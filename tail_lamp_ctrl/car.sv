==> flow/design.v <==
interface bus_if (input logic clk);
    logic       valid;
    logic [7:0] a;
    logic [7:0] b;
    logic [7:0] sum;
    modport drv_mp (output valid, output a, output b, input sum);
    modport mon_mp (input valid, input a, input b, input sum);
endinterface
module tail_lamp_ctrl2 (
    input  logic       clk,          
    input  logic       rst_n,        
    input  logic       turn_left,    
    input  logic       turn_right,   
    input  logic       brake,        
    input  logic       fault,        
    output logic [2:0] left_lamp,    
    output logic [2:0] right_lamp    
);
    typedef enum logic [2:0] {
        S_IDLE,      
        S_LEFT,      
        S_RIGHT,     
        S_BRAKE,     
        S_FAULT      
    } state_t;
    state_t state, next;
    logic [2:0] step;
    logic       blink;
    logic turning_mode;
    assign turning_mode =
           (next == S_LEFT) ||
           (next == S_RIGHT) ||
           (next == S_BRAKE && (turn_left || turn_right));
    always_ff @(posedge clk or negedge rst_n) begin
        if (!rst_n) begin
            state <= S_IDLE;
            step  <= 3'd0;
            blink <= 1'b0;
        end else begin
            state <= next;
            if (turning_mode) begin
                if (step == 3'd4)
                    step <= 3'd0;
                else
                    step <= step + 3'd1;
            end else begin
                step <= 3'd0;
            end
            if (next == S_FAULT)
                blink <= ~blink;
            else
                blink <= 1'b0;
        end
    end
    always_comb begin
        next = state;
        if (fault)
            next = S_FAULT;
        else if (brake)
            next = S_BRAKE;
        else if (turn_left)
            next = S_LEFT;
        else if (turn_right)
            next = S_RIGHT;
        else
            next = S_IDLE;
    end
    function automatic logic [2:0] left_pattern (input logic [2:0] s);
        case (s)
            3'd0: left_pattern = 3'b000;
            3'd1: left_pattern = 3'b001;
            3'd2: left_pattern = 3'b011;
            3'd3: left_pattern = 3'b110;
            3'd4: left_pattern = 3'b100;
            default: left_pattern = 3'b000;
        endcase
    endfunction
    function automatic logic [2:0] right_pattern (input logic [2:0] s);
        case (s)
            3'd0: right_pattern = 3'b000;
            3'd1: right_pattern = 3'b100;
            3'd2: right_pattern = 3'b110;
            3'd3: right_pattern = 3'b011;
            3'd4: right_pattern = 3'b001;
            default: right_pattern = 3'b000;
        endcase
    endfunction
    always_comb begin
        left_lamp  = 3'b000;
        right_lamp = 3'b000;
        unique case (state)
            S_IDLE: begin
                left_lamp  = 3'b000;
                right_lamp = 3'b000;
            end
            S_LEFT: begin
                left_lamp  = left_pattern(step);
                right_lamp = 3'b000;
            end
            S_RIGHT: begin
                left_lamp  = 3'b000;
                right_lamp = right_pattern(step);
            end
            S_BRAKE: begin
                if (turn_left) begin
                    left_lamp  = left_pattern(step);
                    right_lamp = 3'b111;
                end else if (turn_right) begin
                    left_lamp  = 3'b111;
                    right_lamp = right_pattern(step);
                end else begin
                    left_lamp  = 3'b111;
                    right_lamp = 3'b111;
                end
            end
            S_FAULT: begin
                left_lamp  = blink ? 3'b111 : 3'b000;
                right_lamp = left_lamp;
            end
            default: begin
                left_lamp  = 3'b000;
                right_lamp = 3'b000;
            end
        endcase
    end
endmodule
# ---- From RTL to reports: tail_lamp_ctrl2
# The steps from the RTL of tail_lamp_ctrl2 to its reports follow in flow order.
# Lines are those of the file above, counted from 1.
# The mark n/a stands for no value.
dict set report design {
  top_module {tail_lamp_ctrl2}
  clk_port {clk}
  lib {sky130hd}
  lib_corner {tt_025C_1v80}
}

# ---- After elaboration
# Source: Yosys, flattened and elaborated, memories not mapped. Widths are those after wreduce; folded enables and synchronous resets count as part of the registers. Registers that Yosys merges into a memory's read port (data or address) are not register bits. Print and check cells do not count. Equal cells are merged and count once.
dict set report bits {
  output_inout_bits 6
  reg_bits 7
  inputBits 6
  wordCells 36
}
dict set report classes {
  muxes 15
  reduce_and_logical 4
  logic 1
  addsub 1
  equal 12
}
# operator count
set ops {}
lappend ops {{3-bit case mux with 4-bit select} 2}
lappend ops {{3-bit 2-to-1 mux} 7}
lappend ops {{3-bit by 2-bit equality test with 1-bit output with constant B} 6}
lappend ops {{3-bit case mux with 3-bit select} 2}
lappend ops {{3-bit by 1-bit equality test with 1-bit output with constant B} 3}
lappend ops {{3-bit equality test with constant B} 3}
lappend ops {{2-bit 2-to-1 mux} 3}
lappend ops {{1-bit logical OR} 3}
lappend ops {{3-bit by 1-bit adder with 3-bit output with constant B} 1}
lappend ops {{1-bit logical AND} 1}
lappend ops {{1-bit NOT} 1}
lappend ops {{1-bit 2-to-1 mux} 1}

# ---- Depth
# Longest topological path by Yosys (ltp), each cell counted once; first at word level (registers and memories cut), then after technology mapping (sequential cells cut; the memories' decode and read muxes count).
dict set report depth {
  word_depth 8
  abc_area 0
  depth_mapped 4
  ltp_nobuf 4
}

# ---- Netlist
# Source: synth_stat.txt of the flow (Yosys; design flattened, memories mapped). It holds for the ABC_AREA given above (unset counts as 0); a run with the other value may have another netlist.
dict set report mapped {
  n_buf 0
  ff_cells 8
  cells 40
  seq_area_um2 200.2
  mapped_area_um2 435.4
}
# cell_type count type_area_um2
set types {}
lappend types {sky130_fd_sc_hd__dfrtp_1 8 200.192}
lappend types {sky130_fd_sc_hd__ha_1 4 50.048}
lappend types {sky130_fd_sc_hd__o221ai_1 3 26.275}
lappend types {sky130_fd_sc_hd__o211ai_1 3 22.522}
lappend types {sky130_fd_sc_hd__nand2b_1 3 18.768}
lappend types {sky130_fd_sc_hd__nor2b_1 3 18.768}
lappend types {sky130_fd_sc_hd__a211oi_1 2 15.014}
lappend types {sky130_fd_sc_hd__inv_1 4 15.014}
lappend types {sky130_fd_sc_hd__nor3b_1 2 15.014}
lappend types {sky130_fd_sc_hd__o21bai_1 2 15.014}
lappend types {sky130_fd_sc_hd__mux2i_1 1 10.01}
lappend types {sky130_fd_sc_hd__a21oi_2 1 8.758}
lappend types {sky130_fd_sc_hd__or3b_1 1 8.758}
lappend types {sky130_fd_sc_hd__nor2_1 2 7.507}
lappend types {sky130_fd_sc_hd__nand2_1 1 3.754}

# ---- Worst setup path after synthesis
# OpenSTA on the mapped netlist: ideal clock, no wires. The path of least setup slack (recovery checks aside). Input and output delay are each 20% of the period. Register names are those of the netlist, which keeps one name where synthesis merged equal registers.
dict set report synth_timing {
  path_type {register -> output}
  startpoint {register step[0]}
  endpoint {output left_lamp[2]}
  output_delay_ns 0.364
  required_ns 1.456
  launch_ns 0.000
  path_stages 5
  path_buffers 0
  setup_slack_ns 0.462
  path_delay_ns 0.994
  arrival_ns 0.994
  period_ns 1.82
  period_less_setup_slack_ns 1.358
}
# "path_delay_ns" is the arrival time less input delay plus setup time.
# At an output port there is no setup time.
# "path_stages": output pins that drive a net of the path, with the launching flip-flop's if there is one; two outputs of one cell count as two.
# "period_less_setup_slack_ns" is the clock period less the worst setup slack; recovery checks do not enter. This is arithmetic on one report: input and output delays are still those of the set period (20% each).
# Between the ends stands the longest chain of elaborated cells between them, by number of cells; it is not shown to be the way that was timed. Of several equally long chains one is given.
# A line is the first line of the expression or statement that the cell stems from. Yosys adds cells for indexed reads and writes and turns some case tables into memories.
# A register here has more assigning lines than the two given.
dict set report synth_between {
  cell_sequence {sky130_fd_sc_hd__dfrtp_1 sky130_fd_sc_hd__inv_1 sky130_fd_sc_hd__ha_1 sky130_fd_sc_hd__mux2i_1 sky130_fd_sc_hd__o211ai_1}
  elab_chain_cells 4
  cone_cells 7
  classes_between {eq/ne (4); mux (3)}
}
# element line_no
set synth_rtl {}
lappend synth_rtl {{start, declared} 27} ;# logic [2:0] step;
lappend synth_rtl {{start, assigned} 37} ;# step  <= 3'd0;
lappend synth_rtl {{start, assigned} 45} ;# step <= step + 3'd1;
lappend synth_rtl {{3-bit equality test} 69} ;# case (s)
lappend synth_rtl {{3-bit case mux with 4-bit select} 69}
lappend synth_rtl {{3-bit 2-to-1 mux} 105} ;# if (turn_left) begin
lappend synth_rtl {{3-bit case mux with 3-bit select} 91} ;# unique case (state)
lappend synth_rtl {{end, declared} 16} ;# output logic [2:0] left_lamp,

# ---- Worst path after layout
# Path of least setup slack in the final report of run 1 (OpenROAD, finished layout, wires in). Where an end is a register, its clock arrival counts in the times.
dict set report layout_timing {
  path_type {input -> output}
  startpoint {input turn_right}
  endpoint {output right_lamp[1]}
  path_stages 4
  path_buffers 2
  launch_ns 0.39
  required_ns 1.56
  in_delay_ns 0.39
  setup_slack_ns 0.07
  period_ns 1.95
  arrival_ns 1.49
  output_delay_ns 0.39
}
# Between the ends stands the longest chain of elaborated cells between them, by number of cells; it is not shown to be the way that was timed. Of several equally long chains one is given.
dict set report layout_between {
  cell_sequence {sky130_fd_sc_hd__clkdlybuf4s50_1 sky130_fd_sc_hd__nor2b_4 sky130_fd_sc_hd__o221ai_1 sky130_fd_sc_hd__dlygate4sd2_1}
  elab_chain_cells 3
  cone_cells 3
  cone_lines 3
  classes_between {mux (3)}
}
# element line_no
set layout_rtl {}
lappend layout_rtl {{start, declared} 13} ;# input  logic       turn_right,
lappend layout_rtl {{3-bit 2-to-1 mux} 108} ;# end else if (turn_right) begin
lappend layout_rtl {{3-bit 2-to-1 mux} 105} ;# if (turn_left) begin
lappend layout_rtl {{3-bit case mux with 3-bit select} 91} ;# unique case (state)
lappend layout_rtl {{end, declared} 17} ;# output logic [2:0] right_lamp

# Settings and measured results of 2 stored flow runs for module tail_lamp_ctrl2 (sky130hd), not sorted in any way. The constraints put input and output delay at 20% of the set period each and load the outputs with 0.01 pF.
# "clock_period_reached_ns" = clock period - worst setup slack. The figure is calculated, with input and output delays left at 20% of the set period.
# "critical_path_time_ns" means the part of the period allowed to the worst setup path (the constraints hold back 20% at inputs and 20% at outputs) less its slack; where the path has registers, the arrival times of their clocks count too.
run="run 1" settings period_ns=1.95 CAP_MARGIN=20 CORE_MARGIN=2 CORE_UTILIZATION=40 SLEW_MARGIN=20
run="run 1" results layout_utilization_frac=0.635 critical_path_time_ns=1.10 worst_path_kind="input -> output" post_route_stdcell_area_um2=620.6 synthesis_area_um2=435.4 worstSetupSlack_ns=0.067 design.die.area_um2=1368.6 clock_period_reached_ns=1.883
run="run 2" settings period_ns=1.83 CORE_UTILIZATION=64 PLACE_DENSITY=0.92 CORE_MARGIN=4 CELL_PAD_IN_SITES_GLOBAL_PLACEMENT=1 GPL_TIMING_DRIVEN=1 GPL_ROUTABILITY_DRIVEN=0 CTS_CLUSTER_SIZE=95 SLEW_MARGIN=35 MIN_ROUTING_LAYER="met1" MAX_ROUTING_LAYER="met5" CAP_MARGIN=20
run="run 2" outcome="did not finish, floorplanning stopped with PDN-0185"
